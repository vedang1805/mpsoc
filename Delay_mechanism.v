==> flow/design.v <==
`timescale 1ns / 1ps
module DELAY_MECHANISM #(
    parameter DELAY_CYCLES = 2   
)(
    input clk,
    input reset,
    input [31:0] instruction_in,
    output reg [31:0] instruction_out
);
reg [31:0] delay_regs [0:DELAY_CYCLES-1];
integer i;
always @(posedge clk) begin
    if (reset) begin
        for (i = 0; i < DELAY_CYCLES; i = i + 1) begin
            delay_regs[i] <= 32'h00000013;  
        end
        instruction_out <= 32'h00000013;
    end else begin
        delay_regs[0] <= instruction_in;
        for (i = 1; i < DELAY_CYCLES; i = i + 1) begin
            delay_regs[i] <= delay_regs[i-1];
        end
        instruction_out <= delay_regs[DELAY_CYCLES-1];
    end
end
endmodule
# From RTL to reports: DELAY_MECHANISM
# Tool output for the design above, in the order of the flow.
# Line numbers count from 1 in the design file above.
# Operators carry their Yosys type and port widths (W data, S select, Z words).
# Cell names lack the library's common part.
# Not given: --
dict set report inputs {
  design {DELAY_MECHANISM}
  clock_port {clk}
  lib {sky130hd}
  pvt_corner {tt_025C_1v80}
}

# Word level
# Source: Yosys, flattened and elaborated. Widths are those after wreduce; folded enables and synchronous resets count as part of the registers. Registers that Yosys merges into a memory's read port (data or address) are not register bits. Print and check cells do not count. Equal cells are merged and count once.
dict set report bits {
  ff_bits 96
  in_bits 34
  output_inout_bits 32
  word_cells 3
}

# Longest topological paths
# Longest topological path by Yosys (ltp), each cell counted once; first at word level (registers and memories cut), then after technology mapping (sequential cells cut; the memories' decode and read muxes count).
dict set report logic_depth {
  word_depth 0
  abc_area 0
  ltp_mapped 3
  mapped_depth_nobuf 1
}

# After synthesis
# Yosys stat after the flow's synthesis: flattened, memories mapped to cells. It holds for the ABC_AREA given above (unset counts as 0); a run with the other value may have another netlist.
# Totals and module areas in this step are rounded.
dict set report mapped {
  stdcells 202
  area_um2 2580
  seq_area_um2 1920
  flip_flops 96
  buf_cells 10
}
# type n area_total_um2
set types {}
lappend types {dfxtp_1 96 1.92E+03}
lappend types {nor2b_1 87 544.272}
lappend types {or2_1 9 56.304}
lappend types {buf_2 8 40.038}
lappend types {buf_6 2 22.522}

# Timing after synthesis
# Path of least setup slack by OpenSTA after synthesis, without wires, with an ideal clock, recovery checks aside; 20% of the period is set as input and as output delay. Where synthesis merged equal registers, the netlist keeps one of their names.
dict set report synth_timing {
  kind {input -> register}
  from {in reset}
  to {reg delay_regs[1][0]}
  tclk_ns 0.693
  in_delay_ns 0.139
  setup_time_ns 0.120
  launch_ns 0.139
  t_arrival_ns 0.571
  required_time_ns 0.573
  setup_slack_ns 0.002
  delay_ns 0.552
  stages 3
  n_path_buf 2
  synth_period_reached_ns 0.691
}
# "delay_ns" is the arrival time less input delay plus setup time.
# "stages": output pins that drive a net of the path, with the launching flip-flop's if there is one; two outputs of one cell count as two.
# "synth_period_reached_ns" is the clock period less the worst setup slack; recovery checks do not enter. This is arithmetic on one report: input and output delays are still those of the set period (20% each).
dict set report synth_between {
  path_cell_list {buf_6 buf_6 or2_1}
  elab_chain_cells 0
  cone_cells 0
  lines_between 0
}
# element line
set synth_lines {}
lappend synth_lines {{start: declaration} 6} ;# input reset,
lappend synth_lines {{end: assignment} 15} ;# delay_regs[i] <= 32'h00000013;
lappend synth_lines {{end: assignment} 21} ;# delay_regs[i] <= delay_regs[i-1];
lappend synth_lines {{end: declaration} 10} ;# reg [31:0] delay_regs [0:DELAY_CYCLES-1];

# Path in the finished layout
# Path of least setup slack in the final report of record 2 (OpenROAD, finished layout, wires in). Where an end is a register, its clock arrival counts in the times.
dict set report layout_timing {
  kind {register -> output}
  from {reg instruction_out[4]}
  to {out instruction_out[4]}
  tclk_ns 0.579
  output_delay_ns 0.12
  launch_ns 0.35
  t_arrival_ns 0.79
  required_time_ns 0.46
  setup_slack_ns -0.33
  stages 2
  n_path_buf 1
}
dict set report layout_between {
  path_cell_list {dfxtp_2 buf_6}
  elab_chain_cells 0
  cone_cells 0
  lines_between 0
}
# element line
set layout_lines {}
lappend layout_lines {{start: declaration} 8} ;# output reg [31:0] instruction_out
lappend layout_lines {{start: assignment} 17} ;# instruction_out <= 32'h00000013;
lappend layout_lines {{start: assignment} 23} ;# instruction_out <= delay_regs[DELAY_CYCLES-1];
lappend layout_lines {{end: declaration} 8}

; Top module DELAY_MECHANISM; platform sky130hd; tools Yosys and OpenROAD; 2 stored runs in no particular order. Input and output delays are each 20% of the period that was set; the output load is 0.01 pF.
; By "achieved_period_ns" is meant the clock period of the run minus its worst setup slack. This is arithmetic on one report: input and output delays are still those of the set period (20% each).
; "fin_power_uw": no workload was simulated; the value follows from the tool's default switching activity.
; Results are given in rounded form.

[record 1: settings]
period_ns = 0.897
CORE_UTILIZATION = 59
PLACE_DENSITY_LB_ADDON = 0.22
HOLD_SLACK_MARGIN = -0.02
CELL_PAD_IN_SITES_GLOBAL_PLACEMENT = 2
GPL_ROUTABILITY_DRIVEN = 0
CTS_CLUSTER_SIZE = 47
CTS_CLUSTER_DIAMETER = 331
CAP_MARGIN = 20
CORE_MARGIN = 2
SLEW_MARGIN = 20
[record 1: results]
outcome = incomplete, placement halted on FLW-0024

[record 2: settings]
period_ns = 0.579
CAP_MARGIN = 20
CORE_MARGIN = 2
CORE_UTILIZATION = 40
SLEW_MARGIN = 20
[record 2: results]
achieved_period_ns = 0.910
finalCellArea_um2 = 3490
yosys_chip_area_um2 = 2580
final_util_frac = 0.554
ws_setup_ns = -0.331
fin_power_uw = 12600
final_die_area_um2 = 7120
holdWs_ns = 0.076
