==> flow/design.v <==
`timescale 1ns / 1ps
module COMPARATOR(
    input [31:0] master_output,
    input [31:0] shadow_output,
    input clk,
    input reset,
    output reg match,
    output reg mismatch
);
always @(posedge clk) begin
    if (reset) begin
        match <= 1'b1;
        mismatch <= 1'b0;
    end else begin
        if (master_output == shadow_output) begin
            match <= 1'b1;
            mismatch <= 1'b0;
        end else begin
            match <= 1'b0;
            mismatch <= 1'b1;
        end
    end
end
endmodule
### Step by step through the tools: COMPARATOR

Tool output for the design above, in the order of the flow.
Lines are those of the file above, counted from 1.
Library cell names are shortened.
Not given: n/a

| design | value |
|---|---|
| top | COMPARATOR |
| clock input | clk |
| library | sky130hd |
| library corner | tt_025C_1v80 |

### Elaborated design

Counts by Yosys on the flattened word-level netlist (proc, flatten, opt, wreduce; memories kept). Register bits leave out memories and registers merged into their read ports (data or address); mux counts leave out enables and synchronous resets folded into registers. Print and check cells are left out. Cells with the same type and inputs are merged into one.

| word-level totals | value |
|---|---|
| cells after elaboration | 5 |
| flip-flop bits (word level) | 2 |
| input bits | 66 |

| operators by class | value |
|---|---|
| muxes and demuxes | 2 |
| equal/unequal tests | 1 |

Operators by type and width:

| cell | count |
|---|---|
| == test 32 bit | 1 |
| 2-to-1 mux 1 bit | 2 |

### Logic depth

Depth = most cells in a row (Yosys ltp): at word level without a register or memory, in the mapped netlist without a sequential cell, where the memories' decode and read muxes count.

| depth | value |
|---|---|
| depth in word-level cells | 2 |
| ABC_AREA | 1 |
| gate-level depth with buffers | 9 |
| depth with buffers taken out | 9 |

### Synthesis result

Yosys stat after the flow's synthesis: flattened, memories mapped to cells. It holds for the ABC_AREA given above (unset counts as 0); a run with the other value may have another netlist.

| synthesis totals | value |
|---|---|
| cell area after synthesis | 700.7 um2 |
| sequential area | 40.0 um2 |
| flip-flop cells | 2 |
| mapped cells | 173 |
| buffer cells | 0 |

Cells by type:

| cell type | count |
|---|---|
| nand2_1 | 77 |
| inv_1 | 48 |
| nor2_1 | 42 |
| dfxtp_1 | 2 |
| xor2_1 | 3 |
| o21bai_1 | 1 |

### Timing after synthesis

Source: OpenSTA report_checks on the synthesized netlist (no wires, ideal clock, input and output delay 20% of the period each), path of least setup slack; recovery checks are left aside. Register names are those of the netlist, which keeps one name where synthesis merged equal registers.

| timing path after synthesis | value |
|---|---|
| path kind | input to register |
| start point | input shadow_output[12] |
| end point | register mismatch |
| stages | 8 |
| clock period | 1.4 ns |
| external input delay | 0.280 ns |
| data required time | 1.289 ns |
| setup slack | 0.489 ns |
| arrival time | 0.800 ns |
| path delay | 0.631 ns |
| period reached after synthesis | 0.911 ns |

"path delay" is the arrival time less input delay plus setup time.
"stages": output pins that drive a net of the path, with the launching flip-flop's if there is one; two outputs of one cell count as two.
"period reached after synthesis" is the clock period less the worst setup slack; recovery checks do not enter. This is arithmetic on one report: input and output delays are still those of the set period (20% each).
Between the ends stands the longest chain of elaborated cells between them, by number of cells; it is not shown to be the way that was timed. Of several equally long chains one is given.
A line is the first line of the expression or statement that the cell stems from. Yosys adds cells for indexed reads and writes and turns some case tables into memories.
At most two assigning lines are given for a register; there are more.

| between the ends, after synthesis | value |
|---|---|
| cells stage by stage | nor2_1 -> nor2_1 -> nor2_1 -> nand2_1 -> nor2_1 -> nand2_1 -> nor2_1 -> nor2_1 |
| length of the longest elaborated chain | 2 |
| elaborated cells between the ends (all ways) | 2 |
| RTL lines with such cells | 1 |
| those cells by class | eq/ne: 1; mux: 1 |

RTL lines, path after synthesis:

| item | line | text |
|---|---|---|
| start: declaration | 4 | `input [31:0] shadow_output,` |
| == test 32 bit | 15 | `if (master_output == shadow_output) begin` |
| 2-to-1 mux 1 bit | 15 |  |
| end: assignment | 13 | `mismatch <= 1'b0;` |
| end: assignment | 17 | `mismatch <= 1'b0;` |
| end: declaration | 8 | `output reg mismatch` |

FLOW RESULTS
============

Design COMPARATOR on sky130hd. What follows are 2 stored runs of the flow, each under its own settings; their order means nothing. The constraints put input and output delay at 20% of the set period each and load the outputs with 0.01 pF.

#### Flow run 1

| setting | value |
|---|---|
| period_ns | `0.533` |
| CORE_UTILIZATION | `56` |
| SETUP_SLACK_MARGIN | `-0.01` |
| CELL_PAD_IN_SITES_GLOBAL_PLACEMENT | `2` |
| ABC_AREA | `1` |
| CTS_CLUSTER_DIAMETER | `156` |
| CAP_MARGIN | `20` |
| CORE_MARGIN | `2` |
| SLEW_MARGIN | `20` |

Incomplete, placement halted on GPL-0301.

#### Flow run 2

| setting | value |
|---|---|
| period_ns | `0.676` |
| CORE_UTILIZATION | `50` |
| SETUP_SLACK_MARGIN | `-0.03` |
| PLACE_DENSITY | `0.92` |
| CORE_ASPECT_RATIO | `1.1` |
| CELL_PAD_IN_SITES_DETAIL_PLACEMENT | `1` |
| ABC_AREA | `0` |
| GPL_ROUTABILITY_DRIVEN | `0` |
| SLEW_MARGIN | `15` |
| MIN_ROUTING_LAYER | `met1` |
| MAX_ROUTING_LAYER | `met4` |
| CAP_MARGIN | `20` |
| CORE_MARGIN | `2` |

Incomplete, floorplanning halted on PDN-0185.
